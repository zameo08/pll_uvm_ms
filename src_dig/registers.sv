==> flow/design.v <==
`timescale 1ns/1ps
module registers (
  input       clk,
  input       rst_n,
  input [7:0] addr,
  input [7:0] wdata,
  input       wen,
  input       ren,
  output reg [7:0] rdata,
  output wire [7:0] div_cfg,
  output wire [3:0] vco_gain,
  output wire [1:0] lpf_rp,
  output wire [1:0] lpf_cp,
  output wire [1:0] lpf_c2,
  output wire       enable_pll
);
  logic [7:0] INT_REG [3:0];
  always_ff @(posedge clk or  negedge rst_n) begin
    if (!rst_n) begin
      INT_REG[0] <= 8'd0;
      INT_REG[1] <= 8'd0;
      INT_REG[2] <= 8'd0;
      INT_REG[3] <= 8'd0;
      rdata      <= 8'd0;
    end
    else if (wen && !ren) begin
      rdata <= 8'h00;
      if (addr < 4)
        INT_REG[addr] <= wdata;
    end 
    else if (!wen && ren) begin
      if (addr < 4)
        rdata <= INT_REG[addr];
      else
        rdata <= 8'h00;
    end 
    else if (wen && ren) begin
      rdata <= 8'hxx;  
    end 
    else begin
      rdata <= 8'h00;
    end
  end
  assign div_cfg     = INT_REG[0];
  assign vco_gain    = INT_REG[1][3:0];
  assign lpf_c2      = INT_REG[2][5:4];
  assign lpf_cp      = INT_REG[2][3:2];
  assign lpf_rp      = INT_REG[2][1:0];
  assign enable_pll  = INT_REG[3][0];
endmodule
---- Tool chain data of registers ----
What the tools print for registers, step after step.
Line numbers count from 1 in the design file above.
Library cell names are shortened.
The mark - stands for no value.
inputs
  top ..................................... registers
  clock input ............................. clk
  library ................................. sky130hd
  corner .................................. tt_025C_1v80

---- Word level ----
Counts by Yosys on the flattened word-level netlist (proc, flatten, opt, wreduce). Print and check cells are left out. Cells with the same type and inputs are merged into one.
storage and ports
  flip-flop bits (word level) ............. 40
  input bits .............................. 20
  cells after elaboration ................. 24
cells by class
  magnitude comparators ................... 1
  eq/ne operators ......................... 3
  multiplexer cells ....................... 5
  reduce/logical cells .................... 10
operator list
  kind                                                                   number
  8-bit parallel mux with 4-bit select                                   1
  8-bit two-way mux                                                      4
  3-bit AND reduction                                                    4
  8-bit by 3-bit less-than comparator with 1-bit output with constant B  1
  2-bit == test with constant B                                          2
  1-bit logical AND                                                      3
  1-bit logical NOT                                                      2
  2-bit by 1-bit == test with 1-bit output with constant B               1
  2-bit logical NOT                                                      1

---- Depth ----
Depth = most cells in a row (Yosys ltp): at word level without a register or memory, in the mapped netlist without a sequential cell, where the memories' decode and read muxes count.
depth
  word-level depth ........................ 5
  ABC_AREA ................................ 0
  depth in mapped cells ................... 4

---- Mapped cells and area ----
The flow's flattened synthesis, as Yosys stat reports it; memories are mapped. The netlist is that of the ABC_AREA named above (0 if unset); the other value can give another one.
The area totals of this step are shown rounded.
synthesis totals
  cell count .............................. 113
  cell area after synthesis ............... 1800 sq um
  sequential area ......................... 1000 sq um
  mapped flip-flops ....................... 40
cells by type
  cell      number  area in all (sq um)
  dfrtp_1   40      1000.96
  mux2_2    32      360.346
  mux4_2    8       180.173
  buf_4     11      82.579
  nor2b_1   11      68.816
  nand4_2   3       37.536
  nor4_4    1       21.27
  buf_6     1       11.261
  and4_2    1       10.01
  nand4b_1  1       8.758
  nor2_1    2       7.507
  and2_1    1       6.256
  buf_2     1       5.005

---- Timing after synthesis ----
OpenSTA on the mapped netlist: ideal clock, no wires. The path of least setup slack (recovery checks aside). Input and output delay are each 20% of the period. Register names are those of the netlist, which keeps one name where synthesis merged equal registers.
timing post-synthesis
  path type ............................... input port to flip-flop
  from .................................... input addr[6]
  to ...................................... register INT_REG[3][0]
  clock period ............................ 1.42 ns
  library setup time ...................... 0.125 ns
  time at the first pin ................... 0.284 ns
  arrival time ............................ 1.374 ns
  slack ................................... -0.079 ns
  delay of the path ....................... 1.215 ns
  stages .................................. 4
  synthesis period reached ................ 1.499 ns
"delay of the path" is the arrival time less input delay plus setup time.
"stages": output pins that drive a net of the path, with the launching flip-flop's if there is one; two outputs of one cell count as two.
"synthesis period reached" is the clock period less the worst setup slack; recovery checks do not enter. This is arithmetic on one report: input and output delays are still those of the set period (20% each).
The rows between start and end are the longest chain of elaborated cells between them; the timing report does not say that the signal goes this way. Where chains are equally long, one stands for them.
Each line given opens the expression or statement behind the cell; cells for indexed reads and writes are added by Yosys, which also makes memories of some case tables.
between the ends, post-synthesis
  cell sequence ........................... nor4_4 and4_2 buf_6 mux2_2
  length of the longest elaborated chain .. 2
ends and longest elaborated chain, post-synthesis
  item                                                   RTL line  RTL
  from (decl)                                            5         input [7:0] addr,
  8-bit by 3-bit less-than comparator with 1-bit output  28        if (addr < 4)
  3-bit AND reduction                                    -
  to (assign)                                            23        INT_REG[3] <= 8'd0;
  to (assign)                                            29        INT_REG[addr] <= wdata;
  to (decl)                                              17        logic [7:0] INT_REG [3:0];

Data sheet: physical implementation of registers

Record of 2 stored runs of the RTL-to-layout flow on registers, platform sky130hd. The runs are unordered. Constraints: input delay and output delay 20% of the set period each, output load 0.01 pF.

======== run 1 ========
==> flow/run.sh <==
#!/bin/bash
# the make line also repeats the synthesis and layout settings of config.mk as NAME=value (left out here)
make -C /OpenROAD-flow-scripts/flow DESIGN_CONFIG=/design/flow/config.mk WORK_HOME=/design/flow/orfs CLKGATE_MAP_FILE= finish
==> flow/config.mk <==
export PLATFORM = sky130hd
export DESIGN_NAME = registers
export DESIGN_NICKNAME = registers
export VERILOG_FILES = /design/flow/design.v
export SDC_FILE = /design/flow/constraint.sdc
export NUM_CORES = 4
export LEC_CHECK = 0
export CAP_MARGIN = 20
export CORE_MARGIN = 2
export CORE_UTILIZATION = 70
export SLEW_MARGIN = 20
==> flow/constraint.sdc <==
create_clock -name core_clock -period 1.54 [get_ports {clk}]
set_input_delay 0.3080 -clock core_clock [delete_from_list [all_inputs] [get_ports {clk}]]
set_output_delay 0.3080 -clock core_clock [all_outputs]
set_load 0.01 [all_outputs]

-------- run 1 --------
  no results, clock tree synthesis failed with DPL-0033

======== run 2 ========
==> flow/run.sh <==
#!/bin/bash
# the make line also repeats the synthesis and layout settings of config.mk as NAME=value (left out here)
make -C /OpenROAD-flow-scripts/flow DESIGN_CONFIG=/design/flow/config.mk WORK_HOME=/design/flow/orfs CLKGATE_MAP_FILE= finish
==> flow/config.mk <==
export PLATFORM = sky130hd
export DESIGN_NAME = registers
export DESIGN_NICKNAME = registers
export VERILOG_FILES = /design/flow/design.v
export SDC_FILE = /design/flow/constraint.sdc
export NUM_CORES = 4
export LEC_CHECK = 0
export CAP_MARGIN = 20
export CELL_PAD_IN_SITES_DETAIL_PLACEMENT = 2
export CELL_PAD_IN_SITES_GLOBAL_PLACEMENT = 3
export CORE_MARGIN = 2
export CORE_UTILIZATION = 68
export CTS_CLUSTER_DIAMETER = 240
export CTS_CLUSTER_SIZE = 94
export PLACE_DENSITY_LB_ADDON = 0.2
export SETUP_SLACK_MARGIN = 0.32
export SLEW_MARGIN = 20
==> flow/constraint.sdc <==
create_clock -name core_clock -period 1.43 [get_ports {clk}]
set_input_delay 0.2860 -clock core_clock [delete_from_list [all_inputs] [get_ports {clk}]]
set_output_delay 0.2860 -clock core_clock [all_outputs]
set_load 0.01 [all_outputs]

-------- run 2 --------
  no results, placement failed with FLW-0024
